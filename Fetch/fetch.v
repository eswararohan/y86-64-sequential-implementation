==> flow/design.v <==
module Fetch(clk, PC , icode , ifun , rA , rB , valC , valP , halt_prog , is_instruction_valid,pcvalid) ;
parameter SIZE = 63 ;
input [63:0] PC ;
input clk ;
output reg [3:0] ifun ;
output reg [3:0] icode ;
output reg [3:0] rA ;
output reg [3:0] rB ; 
output reg signed[63:0] valC ;
output reg signed[63:0] valP ;
output reg is_instruction_valid ;
output reg halt_prog ;
output reg pcvalid ;
reg [7:0] Instruction_memory[0:128];  
reg [0:7] byte1 ;
reg [0:7] byte2 ;
reg signed [0:63] if_valC_req ;
initial begin
   Instruction_memory[0] = 8'b01100000;  
   Instruction_memory[1] = 8'b00000011;  
   Instruction_memory[2] = 8'b00100000;  
   Instruction_memory[3] = 8'b00000011;  
   Instruction_memory[4] = 8'b01000000;  
   Instruction_memory[5] = 8'b00000011;  
   Instruction_memory[6] = 8'b00000000;   
   Instruction_memory[7] = 8'b00000000;
   Instruction_memory[8] = 8'b00000000;
   Instruction_memory[9] = 8'b00000000;
   Instruction_memory[10] = 8'b00000000;
   Instruction_memory[11] = 8'b00000000;
   Instruction_memory[12] = 8'b00000000;
   Instruction_memory[13] = 8'b00001111;
   Instruction_memory[14] = 8'b00010000;  
   Instruction_memory[15] = 8'b00010000;  
   Instruction_memory[16] = 8'b00000000;  
end
always@(posedge clk) 
  begin 
    byte1 = {Instruction_memory[PC]} ;
    byte2 = {Instruction_memory[PC+1]} ;
    icode = byte1[0:3];
    ifun  = byte1[4:7];
    if_valC_req = 64'd0 ;
    valC = 0;
    if(icode==4'b0011 || icode==4'b0100 || icode==4'b0101 || icode==4'b0111 || icode ==4'b1000)
    begin
    if_valC_req = {Instruction_memory[PC+2] , Instruction_memory[PC+3] , Instruction_memory[PC+4] , Instruction_memory[PC+5] , Instruction_memory[PC+6] , Instruction_memory[PC+7] , Instruction_memory[PC+8] , Instruction_memory[PC+9]} ;
    end
    is_instruction_valid = 1'b1 ;
    halt_prog = 0 ;
    if(icode == 4'b0000)  
    begin
      halt_prog = 1;
      valP = PC + 64'd1;   
    end
    else if(icode == 4'b0001)  
    begin
      valP = PC + 64'd1;
    end
    else if(icode == 4'b0010)  
    begin
      rA = byte2[0:3];
      rB = byte2[4:7];
      valP = PC + 64'd2;
    end
    else if(icode == 4'b0011)  
    begin
      rA = byte2[0:3];
      rB = byte2[4:7];
      valC = if_valC_req;
      valP = PC + 64'd10;
    end
    else if(icode == 4'b0100)  
    begin
      rA = byte2[0:3];
      rB = byte2[4:7];
      valC = if_valC_req;
      valP = PC + 64'd10;
    end
    else if(icode == 4'b0101)  
    begin
      rA = byte2[0:3];
      rB = byte2[4:7];
      valC = if_valC_req;
      valP = PC + 64'd10;
    end
    else if(icode == 4'b0110)  
    begin
      rA = byte2[0:3];
      rB = byte2[4:7];
      valP = PC + 64'd2;
    end
    else if(icode==4'b0111)  
    begin
      valC = if_valC_req;
      valP = PC + 64'd9;
    end
    else if(icode == 4'b1000)  
    begin
      valC = if_valC_req;
      valP = PC + 64'd9;
    end
    else if(icode == 4'b1001)  
    begin
      valP = PC+64'd1;
    end
    else if(icode == 4'b1010)  
    begin
      rA = byte2[0:3];
      rB = byte2[4:7];
      valP = PC + 64'd2;
    end
    else if(icode==4'b1011)  
    begin
      rA = byte2[0:3];
      rB = byte2[4:7];
      valP = PC + 64'd2;
    end
    else 
    begin
      is_instruction_valid = 1'b0;
    end
    pcvalid = 0;
    if(PC > 1023)
    begin
      pcvalid = 1 ;
    end
  end
endmodule
# Reports on Fetch
# The steps from the RTL of Fetch to its reports follow in flow order.
# Line numbers count from 1 in the design file above.
# Operators: Yosys type, input widths -> output width; for muxes data width and select width s.
# Library cell names are shortened.
# The mark -- stands for no value.
[inputs]
top_module = "Fetch"
clock_port = "clk"
library = "sky130hd"
pvt_corner = "tt_025C_1v80"

# Word level
# Counts by Yosys on the flattened word-level netlist (proc, flatten, opt, wreduce; memories kept). Register bits leave out memories and registers merged into their read ports (data or address). Print and check cells are left out. Cells with the same type and inputs are merged into one.
# Memory sizes are those after Yosys's memory passes, which may raise the word count (mostly to a power of two), join words into wider ones and drop unused or constant bits.
[classes]
n_reduce_logical = 10
n_cmp = 1
n_eq = 14
mux = 42
add_sub_neg = 13
logic = 2
[op_table]
columns = ["op", "n"]
rows = [
  ["$mux 64", 19],
  ["$add 64x4->64 const B", 2],
  ["$mux 4", 20],
  ["$add 64x1->64 const B", 1],
  ["$gt 64x10->1 const B", 1],
  ["$add 64x2->64 const B", 1],
  ["$add 8x3->8 const B", 4],
  ["$eq 4x3->1 const B", 4],
  ["$eq 4x4->1 const B", 4],
  ["$add 8x2->8 const B", 2],
  ["$add 8x4->8 const B", 2],
  ["$reduce_bool 12->1", 1],
  ["$ne 6x4->1 const B", 2],
  ["$reduce_or 11->1", 1],
  ["$eq 4x2->1 const B", 2],
  ["$add 8x1->8 const B", 1],
  ["$reduce_bool 7->1", 1],
  ["$ne 6x6->1 const B", 1],
  ["$reduce_and 6->1", 1],
  ["$logic_or 1x1->1", 4],
  ["$eq 4x1->1 const B", 1],
  ["$logic_not 4->1", 1],
  ["$reduce_or 3->1", 1],
  ["$mux 1", 3],
  ["$not 1->1", 2],
]
[word_totals]
out_inout_bits = 147
register_bits = 147
in_bits = 65
mem_count = 1
mem_bits_ro = 903
word_cells = 92
[memory_table]
columns = ["name", "size", "width", "rd", "wr", "line", "text"]
rows = [
  ["Instruction_memory", 129, 7, 10, 0, 14, "reg [7:0] Instruction_memory[0:128];"],
]

# Depth
# Yosys ltp: most cells in a row. Word level: on the elaborated netlist, between registers, memories and ports. Mapped: between sequential cells and ports; inverters and the memories' decode and read muxes count.
[depth]
word_depth = 13
ABC_AREA = 0
depth_mapped = 13
ltp_nobuf = 10

# Synthesis result
# Source: synth_stat.txt of the flow (Yosys; design flattened, memories mapped). It holds for the ABC_AREA given above (unset counts as 0); a run with the other value may have another netlist.
# Totals and module areas in this step are rounded.
[types]
columns = ["cell_type", "n", "type_area_um2"]
rows = [
  ["edfxtp_1", 69, 2.07E+03],
  ["dfxtp_1", 48, 960.922],
  ["xnor2_1", 45, 394.128],
  ["nor2_1", 82, 307.795],
  ["nand2_1", 70, 262.752],
  ["a21oi_1", 50, 250.24],
  ["buf_4", 32, 240.23],
  ["ha_1", 19, 237.728],
  ["nand3_1", 41, 205.197],
  ["nand4_1", 32, 200.192],
  ["xor2_1", 22, 192.685],
  ["nor4_1", 29, 181.424],
  ["nor3_1", 33, 165.158],
  ["o21ai_0", 24, 120.115],
  ["nor4_2", 7, 87.584],
  ["and4_1", 8, 70.067],
  ["and3_1", 11, 68.816],
  ["clkbuf_1", 17, 63.811],
]
# Other cell types: 54; their cells: 144.
[mapped]
buffers = 63
ff_cells = 117
seqArea_mm2 = 0.00303
mapped_area_mm2 = 0.00718
cell_count = 783

# Timing after synthesis
# OpenSTA on the mapped netlist: ideal clock, no wires. The path of least setup slack (recovery checks aside). Input and output delay are each 20% of the period. Register names are those of the netlist, which keeps one name where synthesis merged equal registers.
[synth_timing]
path_type = "input -> register"
start = "input PC[0]"
end = "register valP[49]"
setup_ns = 0.271
tclk_ns = 6.0
path_slack_ns = 2.050
path_delay_ns = 2.749
input_delay_ns = 1.200
arrival_ns = 3.678
n_path_buf = 2
stages = 11
required_time_ns = 5.729
launch_ns = 1.200
synth_period_reached_ns = 3.95
# "path_delay_ns" is the arrival time less input delay plus setup time.
# "stages" counts driving pins, that of a launching flip-flop among them; a cell with two outputs on the path counts twice.
# "synth_period_reached_ns" is the clock period less the worst setup slack; recovery checks do not enter. This is arithmetic on one report: input and output delays are still those of the set period (20% each).
# Between the ends stands the longest chain of elaborated cells between them, by number of cells; it is not shown to be the way that was timed. Of several equally long chains one is given.
# A line is the first line of the expression or statement that the cell stems from. Yosys adds cells for indexed reads and writes and turns some case tables into memories.
# The chain passes a memory read, where the word-level depth is cut; so it can be longer than that depth.
# A register here has more assigning lines than the two given.
# The path ends at the data pin of a flip-flop with enable; ways to the enable are not counted.
[synth_between]
cell_sequence = "buf_2 > clkbuf_1 > clkinv_1 > ha_1 > nor4b_2 > o21ai_1 > o21ai_1 > o2bb2ai_1 > nand2_1 > nor4_1 > xor2_1"
elab_chain_len = 14
cells_between = 29
classes_between = "add/sub: 4; eq/ne: 11; mux: 12; reduce/logical: 1; memory: 1"
[synth_rtl]
columns = ["element", "line", "text"]
rows = [
  ["from (decl)", 3, "input [63:0] PC ;"],
  ["$mem_v2 129x7", 14, "reg [7:0] Instruction_memory[0:128];"],
  ["$eq 4x4->1", 113, "else if(icode==4'b1011)"],
  ["$mux 64", 113, ""],
  ["$mux 64", 107, "else if(icode == 4'b1010)"],
  ["$mux 64", 103, "else if(icode == 4'b1001)"],
  ["$mux 64", 98, "else if(icode == 4'b1000)"],
  ["$mux 64", 93, "else if(icode==4'b0111)"],
  ["$mux 64", 87, "else if(icode == 4'b0110)"],
  ["$mux 64", 80, "else if(icode == 4'b0101)"],
  ["$mux 64", 73, "else if(icode == 4'b0100)"],
  ["$mux 64", 66, "else if(icode == 4'b0011)"],
  ["$mux 64", 60, "else if(icode == 4'b0010)"],
  ["$mux 64", 56, "else if(icode == 4'b0001)"],
  ["$mux 64", 51, "if(icode == 4'b0000)"],
  ["to (assign)", 54, "valP = PC + 64'd1;"],
  ["to (assign)", 58, "valP = PC + 64'd1;"],
  ["to (decl)", 10, "output reg signed[63:0] valP ;"],
]

# Timing after layout
# From the final timing report of flow run A: the path of least setup slack in the routed layout; clock arrival at registers is part of the times.
[layout_timing]
path_type = "input -> register"
start = "input PC[2]"
end = "register valP[41]"
n_path_buf = 2
input_delay_ns = 0.93
stages = 10
tclk_ns = 4.66
required_time_ns = 4.83
arrival_ns = 3.96
path_slack_ns = 0.87
setup_ns = 0.26
launch_ns = 0.93
# Between the ends stands the longest chain of elaborated cells between them, by number of cells; it is not shown to be the way that was timed. Of several equally long chains one is given.
# The chain passes a memory read, where the word-level depth is cut; so it can be longer than that depth.
# A register here has more assigning lines than the two given.
# The path ends at the data pin of a flip-flop with enable; ways to the enable are not counted.
[layout_between]
cell_sequence = "clkdlybuf4s50_1 > buf_4 > ha_1 > ha_1 > nor3b_2 > nand2_1 > nor4b_2 > nor4_1 > nor4_1 > xor2_1"
elab_chain_len = 14
cells_between = 29
classes_between = "add/sub: 4; eq/ne: 11; mux: 12; reduce/logical: 1; memory: 1"
[layout_rtl]
columns = ["element", "line", "text"]
rows = [
  ["from (decl)", 3, "input [63:0] PC ;"],
  ["$mem_v2 129x7", 14, "reg [7:0] Instruction_memory[0:128];"],
  ["$eq 4x4->1", 113, "else if(icode==4'b1011)"],
  ["$mux 64", 113, ""],
  ["$mux 64", 107, "else if(icode == 4'b1010)"],
  ["$mux 64", 103, "else if(icode == 4'b1001)"],
  ["$mux 64", 98, "else if(icode == 4'b1000)"],
  ["$mux 64", 93, "else if(icode==4'b0111)"],
  ["$mux 64", 87, "else if(icode == 4'b0110)"],
  ["$mux 64", 80, "else if(icode == 4'b0101)"],
  ["$mux 64", 73, "else if(icode == 4'b0100)"],
  ["$mux 64", 66, "else if(icode == 4'b0011)"],
  ["$mux 64", 60, "else if(icode == 4'b0010)"],
  ["$mux 64", 56, "else if(icode == 4'b0001)"],
  ["$mux 64", 51, "if(icode == 4'b0000)"],
  ["to (assign)", 54, "valP = PC + 64'd1;"],
  ["to (assign)", 58, "valP = PC + 64'd1;"],
  ["to (decl)", 10, "output reg signed[63:0] valP ;"],
]

# Measured data: module Fetch, platform sky130hd, 2 stored runs of the flow under differing settings, order arbitrary. Input and output delays are each 20% of the period that was set; the output load is 0.01 pF.
# "clock_period_reached_ns" is the run's clock period less its worst setup slack. It is reckoned from that one timing run; input and output delays stay at 20% of the period that was set.
# "worst_path_ns" means the part of the period allowed to the worst setup path (the constraints hold back 20% at inputs and 20% at outputs) less its slack; where the path has registers, the arrival times of their clocks count too.
# "totalPower_uw": no workload was simulated; the value follows from the tool's default switching activity.
# Results are given in rounded form.

[[run]]
name = "flow run A"
[run.settings]
period_ns = 4.66
CAP_MARGIN = 20
CORE_MARGIN = 2
CORE_UTILIZATION = 40
SLEW_MARGIN = 20
[run.results]
worst_path_ns = 2.86
worst_path_kind = "input -> register"
fin_ws_ns = 0.870
die_mm2 = 0.019
worst_hold_slack_ns = 1.19
yosys.chip_area_mm2 = 0.00718
clock_period_reached_ns = 3.790
finish.stdcell_area_mm2 = 0.0102
setupTns_ns = 0.000
util_frac = 0.575
totalPower_uw = 2970

[[run]]
name = "flow run B"
[run.settings]
period_ns = 3.52
CORE_UTILIZATION = 24
SETUP_SLACK_MARGIN = 0.91
PLACE_DENSITY_LB_ADDON = 0.03
CELL_PAD_IN_SITES_DETAIL_PLACEMENT = 0
TNS_END_PERCENT = 90
GPL_TIMING_DRIVEN = 0
GPL_ROUTABILITY_DRIVEN = 1
MAX_ROUTING_LAYER = "met5"
CAP_MARGIN = 20
CORE_MARGIN = 2
SLEW_MARGIN = 20
[run.results]
worst_path_ns = 1.89
worst_path_kind = "input -> register"
fin_ws_ns = 0.924
die_mm2 = 0.0313
worst_hold_slack_ns = 0.669
yosys.chip_area_mm2 = 0.00718
clock_period_reached_ns = 2.596
finish.stdcell_area_mm2 = 0.0115
setupTns_ns = 0.000
util_frac = 0.388
totalPower_uw = 4050
